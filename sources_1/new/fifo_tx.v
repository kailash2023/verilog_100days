==> flow/design.v <==
`timescale 1ns / 1ps
    module fifo_tx(
    input  wire        clk,
    input  wire        reset,
    output reg         tuser,
    output reg [31:0]  tdata,
    output reg         tvalid,
    output reg         tlast,
    output reg [3:0]   tkeep,
    input  wire        tready,
    output wire [55:0] preamble_out
    );
    assign preamble_out = 56'h5555_5555_5555_55;
    localparam IDLE                 = 3'd0;
    localparam PREPARE_ARP_req        = 3'd1;
    localparam PREPARE_ICMP_req = 3'd2; 
    localparam PREPARE_RANDOM       = 3'd3; 
    localparam TRANSMIT             = 3'd4;
    localparam WAIT_IPG             = 3'd5;
    reg [2:0] ps;
    reg [7:0] word_count;
    reg [3:0] ipg_counter;
    reg [15:0] startup_timer; 
    reg [31:0] tx_buffer [0:31];
    integer i;
    always @(posedge clk) begin
        if (reset) begin
            ps                <= IDLE;
            tvalid            <= 1'b0;
            tlast             <= 1'b0;
            tdata             <= 32'd0;
            tkeep             <= 4'h0;
            tuser             <= 1'b0;
            word_count        <= 8'd0;
            ipg_counter       <= 4'd0;
            startup_timer     <= 16'd0;
            for (i = 0; i < 32; i = i + 1) begin
                tx_buffer[i] <= 32'd0;
            end
        end else begin
            case (ps)
                IDLE: begin
                    tvalid <= 1'b0;
                    tlast  <= 1'b0;
                    tkeep  <= 4'h0;
                    word_count <= 8'd0;
                    if (startup_timer == 16'd2000) begin
                        ps <= PREPARE_ARP_req;
                        startup_timer <= startup_timer + 1'b1;
                    end 
                    else if (startup_timer == 16'd6000) begin
                        ps <= PREPARE_ICMP_req;
                        startup_timer <= startup_timer + 1'b1;
                    end
                    else if (startup_timer == 16'd50 || startup_timer == 16'd4000 || startup_timer == 16'd8000) begin
                        ps <= PREPARE_RANDOM;
                        startup_timer <= startup_timer + 1'b1;
                    end
                    else begin
                        if (startup_timer < 16'hFFFF) begin
                            startup_timer <= startup_timer + 1'b1;
                        end
                    end
                end
                PREPARE_RANDOM: begin
                    tx_buffer[0] <= 32'h00000002; 
                    tx_buffer[1] <= 32'hBE000400; 
                    tx_buffer[2] <= 32'hB535BD43; 
                    tx_buffer[3] <= 32'h00450008; 
                    tx_buffer[4] <= 32'h34122000;
                    tx_buffer[5] <= 32'h11400000; 
                    tx_buffer[6] <= 32'hA8C00000; 
                    tx_buffer[7] <= 32'hA8C01401; 
                    tx_buffer[8] <= 32'h00080D01; 
                    tx_buffer[9] <= 32'h34120004; 
                    tx_buffer[10] <= 32'h00000D01;
                    tx_buffer[11] <= 32'h00000000;
                    tx_buffer[12] <= 32'h00000000;
                    tx_buffer[13] <= 32'h00000000;
                    tx_buffer[14] <= 32'h00000000;
                    tx_buffer[15] <= 32'h00000000;
                    tx_buffer[16] <= 32'h00000000; 
                    tx_buffer[17] <= 32'h00000000; 
                    tx_buffer[18] <= 32'h00000000; 
                    tx_buffer[19] <= 32'h00000000; 
                    tx_buffer[20] <= 32'h00000000;
                    tx_buffer[21] <= 32'h00000000; 
                    tx_buffer[22] <= 32'h00000000; 
                    tx_buffer[23] <= 32'h00000000; 
                    tx_buffer[24] <= 32'h00000000; 
                    tx_buffer[25] <= 32'h00000000; 
                    tx_buffer[26] <= 32'h00000000;
                    tx_buffer[27] <= 32'h00000000;
                    tx_buffer[28] <= 32'h00000000;
                    tx_buffer[29] <= 32'h00000000;
                    tx_buffer[30] <= 32'h00000000;
                    tx_buffer[31] <= 32'h00000000;
                    ps <= TRANSMIT;
                end
                PREPARE_ARP_req: begin
                    tx_buffer[0] <= 32'hFFFFFFFF; 
                    tx_buffer[1] <= 32'hBE00FFFF; 
                    tx_buffer[2] <= 32'hB535BD43; 
                    tx_buffer[3] <= 32'h01000608; 
                    tx_buffer[4] <= 32'h04060008;
                    tx_buffer[5] <= 32'hBE000100; 
                    tx_buffer[6] <= 32'hB535BD43; 
                    tx_buffer[7] <= 32'h1401A8C0; 
                    tx_buffer[8] <= 32'h00000000; 
                    tx_buffer[9] <= 32'hA8C00000; 
                    tx_buffer[10] <= 32'h00000D01;
                    tx_buffer[11] <= 32'h00000000;
                    tx_buffer[12] <= 32'h00000000;
                    tx_buffer[13] <= 32'h00000000;
                    tx_buffer[14] <= 32'h00000000;
                    tx_buffer[15] <= 32'h00000000;
                    tx_buffer[16] <= 32'h00000000; 
                    tx_buffer[17] <= 32'h00000000; 
                    tx_buffer[18] <= 32'h00000000; 
                    tx_buffer[19] <= 32'h00000000; 
                    tx_buffer[20] <= 32'h00000000;
                    tx_buffer[21] <= 32'h00000000; 
                    tx_buffer[22] <= 32'h00000000; 
                    tx_buffer[23] <= 32'h00000000; 
                    tx_buffer[24] <= 32'h00000000; 
                    tx_buffer[25] <= 32'h00000000; 
                    tx_buffer[26] <= 32'h00000000;
                    tx_buffer[27] <= 32'h00000000;
                    tx_buffer[28] <= 32'h00000000;
                    tx_buffer[29] <= 32'h00000000;
                    tx_buffer[30] <= 32'h00000000;
                    tx_buffer[31] <= 32'h00000000;
                    ps <= TRANSMIT;
                end
                PREPARE_ICMP_req: begin
                    tx_buffer[0] <= 32'h00000002; 
                    tx_buffer[1] <= 32'hBE000400; 
                    tx_buffer[2] <= 32'hB535BD43; 
                    tx_buffer[3] <= 32'h00450008; 
                    tx_buffer[4] <= 32'h34122000;
                    tx_buffer[5] <= 32'h01400000; 
                    tx_buffer[6] <= 32'hA8C00000; 
                    tx_buffer[7] <= 32'hA8C01401; 
                    tx_buffer[8] <= 32'h00080D01; 
                    tx_buffer[9] <= 32'h34120000; 
                    tx_buffer[10] <= 32'h00000100;
                    tx_buffer[11] <= 32'h00000000;
                    tx_buffer[12] <= 32'h00000000;
                    tx_buffer[13] <= 32'h00000000;
                    tx_buffer[14] <= 32'h00000000;
                    tx_buffer[15] <= 32'h00000000;
                    tx_buffer[16] <= 32'h00000000; 
                    tx_buffer[17] <= 32'h00000000; 
                    tx_buffer[18] <= 32'h00000000; 
                    tx_buffer[19] <= 32'h00000000; 
                    tx_buffer[20] <= 32'h00000000;
                    tx_buffer[21] <= 32'h00000000; 
                    tx_buffer[22] <= 32'h00000000; 
                    tx_buffer[23] <= 32'h00000000; 
                    tx_buffer[24] <= 32'h00000000; 
                    tx_buffer[25] <= 32'h00000000; 
                    tx_buffer[26] <= 32'h00000000;
                    tx_buffer[27] <= 32'h00000000;
                    tx_buffer[28] <= 32'h00000000;
                    tx_buffer[29] <= 32'h00000000;
                    tx_buffer[30] <= 32'h00000000;
                    tx_buffer[31] <= 32'h00000000;
                    ps <= TRANSMIT;
                end
                TRANSMIT: begin
                    tvalid <= 1'b1;
                    tkeep  <= 4'hF; 
                    if (tvalid == 1'b1 && tready == 1'b1) begin
                        if (word_count == 8'd30) begin
                            word_count <= word_count + 1'b1;
                            tlast      <= 1'b1; 
                            tdata      <= tx_buffer[31]; 
                        end else if (word_count == 8'd31) begin
                            word_count  <= 8'd0;
                            tvalid      <= 1'b0;
                            tlast       <= 1'b0; 
                            ipg_counter <= 4'd0;
                            ps          <= WAIT_IPG; 
                        end else begin
                            word_count <= word_count + 1'b1;
                            tlast      <= 1'b0;
                            tdata      <= tx_buffer[word_count + 1]; 
                        end
                    end else begin
                        tdata <= tx_buffer[word_count];
                    end
                end
                WAIT_IPG: begin
                    tvalid <= 1'b0;
                    tlast  <= 1'b0;
                    tkeep  <= 4'h0;
                    if (ipg_counter == 4'd11) begin 
                        ps <= IDLE;
                    end else begin
                        ipg_counter <= ipg_counter + 1'b1;
                    end
                end
                default: ps <= IDLE;
            endcase
        end
    end
endmodule
Reports on fifo_tx --
The steps from the RTL of fifo_tx to its reports follow in flow order. Lines are those of the file above, counted from 1. Operators carry their Yosys type and port widths (W data, S select, Z words). Cell names lack the library's common part. A cell with - has no value.
Inputs: top module fifo_tx, clock port clk, standard-cell library sky130hd, timing corner tt_025C_1v80

Word level --
Yosys after proc, flatten, opt, wreduce and memory -nomap, before mapping. Print and check cells are not counted.
Cells by class: add/subtract/negate cells 4, multipliers 0, div/mod/pow operators 0, $lt $le $gt $ge 1, equality and inequality tests 82, shift-type cells 0, multiplexer cells 44, bitwise logic cells 0, reduce/logical cells 25
Operators by type and width (number):
- $pmux W32 S12 | 2
- $pmux W32 S2 | 8
- $pmux W32 S3 | 2
- $eq A5 B5 Y1 const B | 32
- $mux W32 | 3
- $eq A5 B4 Y1 const B | 16
- $mux W16 | 4
- $reduce_or A21 Y1 | 2
- $eq A5 B3 Y1 const B | 8
- $eq A16 B13 Y1 const B | 2
- $mux W8 | 3
- $mux W3 | 7
- $eq A5 B2 Y1 const B | 4
- $add A16 B1 Y16 const B | 1
- $eq A16 B11 Y1 const B | 1
- $eq A16 B12 Y1 const B | 1
- $lt A16 B16 Y1 const B | 1
- $eq A16 B6 Y1 const B | 1
- $eq A8 B5 Y1 const B | 2
- $pmux W8 S2 | 1
- $pmux W4 S2 | 2
- $mux W4 | 4
- $pmux W3 S4 | 1
- $ne A2 B2 Y1 const B | 5
- $reduce_bool A2 Y1 | 5
- $eq A5 B1 Y1 const B | 2
- $logic_not A5 Y1 | 2
- $reduce_and A5 Y1 | 2
Not listed: further kinds 19, cells in them 32.
Word-level totals: register bits after elaboration 390, latch bits 0, bits in writable memories 0, bits in read-only memories 0, word width x clocked read ports 0, memory cells 0, input bits 3, output and inout bits 95, cells after elaboration 175

Depth --
Longest topological path by Yosys (ltp), each cell counted once; first at word level (registers and memories cut), then after technology mapping (sequential cells cut; the memories' decode and read muxes count).
Logic depth: depth after elaboration 7, ABC_AREA 0, mapped depth 13, depth with buffers taken out 10

Synthesis result --
Yosys stat after the flow's synthesis: flattened, memories mapped to cells. It holds for the ABC_AREA given above (unset counts as 0); a run with the other value may have another netlist.
Synthesis totals: mapped cells 678, mapped area 5143.7 µm², sequential part of the area 1521.5 µm², flip-flops 76, buffers 106
Cell types:
- dfxtp_1 | number 76, total area 1.52E+03 µm²
- buf_4 | number 67, total area 502.982 µm²
- nor2_1 | number 109, total area 409.142 µm²
- a21oi_1 | number 47, total area 235.226 µm²
- nand2_1 | number 47, total area 176.419 µm²
- ha_1 | number 11, total area 137.632 µm²
- nor3_1 | number 22, total area 110.106 µm²
- clkbuf_1 | number 28, total area 105.101 µm²
- nand3_1 | number 20, total area 100.096 µm²
- a211oi_1 | number 13, total area 97.594 µm²
- o21ai_0 | number 19, total area 95.091 µm²
- a211oi_2 | number 7, total area 87.584 µm²
- o31ai_1 | number 10, total area 75.072 µm²
- xor2_1 | number 8, total area 70.067 µm²
- o21ai_1 | number 13, total area 65.062 µm²
- xnor2_1 | number 7, total area 61.309 µm²
- a22oi_1 | number 8, total area 60.058 µm²
- inv_1 | number 16, total area 60.058 µm²
Not listed: further types 61, cells in them 150.

Worst setup path after synthesis --
Path of least setup slack by OpenSTA after synthesis, without wires, with an ideal clock, recovery checks aside; 20% of the period is set as input and as output delay. Where synthesis merged equal registers, the netlist keeps one of their names.
Path post-synthesis: path kind register to register, start point register word_count[1], end point register tdata[31], clock period 2.81 ns, setup time 0.132 ns, time at the first pin 0.000 ns, arrival 2.758 ns, data required time 2.678 ns, path slack -0.080 ns, path delay 2.890 ns, stages on the path 14, path buffers 3, synthesis period reached 2.89 ns
"path delay" = arrival - input delay + setup time. "stages on the path": output pins that drive a net of the path, with the launching flip-flop's if there is one; two outputs of one cell count as two. "synthesis period reached" = period - worst setup slack (recovery checks aside). The figure is calculated, with input and output delays left at 20% of the set period. Between the ends stands the longest chain of elaborated cells between them, by number of cells; it is not shown to be the way that was timed. Of several equally long chains one is given. A line is the first line of the expression or statement that the cell stems from. Yosys adds cells for indexed reads and writes and turns some case tables into memories. A register here has more assigning lines than the two given.
On the way, post-synthesis: path through dfxtp_1 > ha_1 > buf_2 > and3_1 > ha_1 > clkbuf_1 > nand3b_1 > a21oi_1 > a311oi_2 > o2111ai_4 > o21a_4 > buf_4 > a211oi_1 > nor3_1, length of the longest elaborated chain 7, elaborated cells on any way between the ends 76, RTL lines with such cells 5, classes of those cells add/sub (1); eq/ne (65); mux (5); reduce/logical (5)
Ends and longest elaborated chain, post-synthesis:
- start, declared | RTL line 21 | reg [7:0] word_count;
- start, assigned | RTL line 175 | word_count <= word_count + 1'b1;
- start, assigned | RTL line 185 | word_count <= word_count + 1'b1;
- $add A5 B1 Y5 | RTL line 187 | tdata      <= tx_buffer[word_count + 1];
- $eq A5 B5 Y1 | RTL line 187
- $reduce_or A21 Y1
- $pmux W32 S12 | RTL line 187
- $mux W32 | RTL line 178 | end else if (word_count == 8'd31) begin
- $mux W32 | RTL line 174 | if (word_count == 8'd30) begin
- $mux W32 | RTL line 173 | if (tvalid == 1'b1 && tready == 1'b1) begin
- end, assigned | RTL line 177 | tdata      <= tx_buffer[31];
- end, assigned | RTL line 187
- end, declared | RTL line 6 | output reg [31:0]  tdata,

Timing after layout --
From the final timing report of record 1: the path of least setup slack in the routed layout; clock arrival at registers is part of the times.
Path post-layout: path kind register to register, start point register word_count[0], end point register tdata[9], clock period 2.53 ns, setup time 0.08 ns, time at the first pin 0.34 ns, arrival 2.76 ns, data required time 2.79 ns, path slack 0.02 ns, stages on the path 12, path buffers 1
Between the ends stands the longest chain of elaborated cells between them, by number of cells; it is not shown to be the way that was timed. Of several equally long chains one is given. A register here has more assigning lines than the two given.
On the way, post-layout: path through dfxtp_4 > ha_4 > and3_4 > ha_4 > nand3b_1 > a21oi_2 > a311oi_2 > o2111ai_4 > buf_12 > o21a_4 > o21ai_1 > a211oi_2, length of the longest elaborated chain 7, elaborated cells on any way between the ends 76, RTL lines with such cells 5, classes of those cells add/sub (1); eq/ne (65); mux (5); reduce/logical (5)
Ends and longest elaborated chain, post-layout:
- start, declared | RTL line 21 | reg [7:0] word_count;
- start, assigned | RTL line 175 | word_count <= word_count + 1'b1;
- start, assigned | RTL line 185 | word_count <= word_count + 1'b1;
- $add A5 B1 Y5 | RTL line 187 | tdata      <= tx_buffer[word_count + 1];
- $eq A5 B5 Y1 | RTL line 187
- $reduce_or A21 Y1
- $pmux W32 S12 | RTL line 187
- $mux W32 | RTL line 178 | end else if (word_count == 8'd31) begin
- $mux W32 | RTL line 174 | if (word_count == 8'd30) begin
- $mux W32 | RTL line 173 | if (tvalid == 1'b1 && tready == 1'b1) begin
- end, assigned | RTL line 177 | tdata      <= tx_buffer[31];
- end, assigned | RTL line 187
- end, declared | RTL line 6 | output reg [31:0]  tdata,

Wiki page: fifo_tx / flow data

Measured data: module fifo_tx, platform sky130hd, 2 stored runs of the flow under differing settings, order arbitrary. Input and output delays are each 20% of the period that was set; the output load is 0.01 pF.
"clock period reached" is the run's clock period less its worst setup slack. It is reckoned from that one timing run; input and output delays stay at 20% of the period that was set.
"critical setup path time": the worst setup path's part of the clock period (all of it between registers, 20% less for each end at a port) less its slack. A launch clock that arrives late makes it longer, a capture clock that arrives late makes it shorter.
"total power of the final layout": no workload was simulated; the value follows from the tool's default switching activity.

* Record 1 | settings: period_ns 2.53; CORE_UTILIZATION 43; SETUP_SLACK_MARGIN 0.27; PLACE_DENSITY_LB_ADDON 0.03; CELL_PAD_IN_SITES_DETAIL_PLACEMENT 1; ABC_AREA 0; GPL_TIMING_DRIVEN 1; CTS_CLUSTER_SIZE 32; CAP_MARGIN 20; CORE_MARGIN 2; SLEW_MARGIN 20 | results: cell area after synthesis 5143.7 µm²; total power of the final layout 2557 uW; final design utilization 56.1%; summed negative setup slack 0.000 ns; clock period reached 2.505 ns; critical setup path time 2.51 ns; worst path kind register to register; worst hold slack in the final report 0.489 ns; standard-cell area after routing 6483.7 µm²; worst setup slack after layout 0.025 ns; die footprint 12852.8 µm²
* Record 2 | settings: period_ns 6.01; CORE_UTILIZATION 27; SETUP_SLACK_MARGIN 1.75; PLACE_DENSITY_LB_ADDON 0.23; CORE_ASPECT_RATIO 0.59; CORE_MARGIN 10; CELL_PAD_IN_SITES_GLOBAL_PLACEMENT 3; CELL_PAD_IN_SITES_DETAIL_PLACEMENT 0; TNS_END_PERCENT 90; ABC_AREA 1; GPL_TIMING_DRIVEN 1; CTS_CLUSTER_SIZE 96; MIN_ROUTING_LAYER met1; CAP_MARGIN 20; SLEW_MARGIN 20 | results: cell area after synthesis 5212.5 µm²; total power of the final layout 1399 uW; final design utilization 31.5%; summed negative setup slack 0.000 ns; clock period reached 3.220 ns; critical setup path time 2.02 ns; worst path kind input to register; worst hold slack in the final report 0.465 ns; standard-cell area after routing 5874.4 µm²; worst setup slack after layout 2.790 ns; die footprint 25457.8 µm²
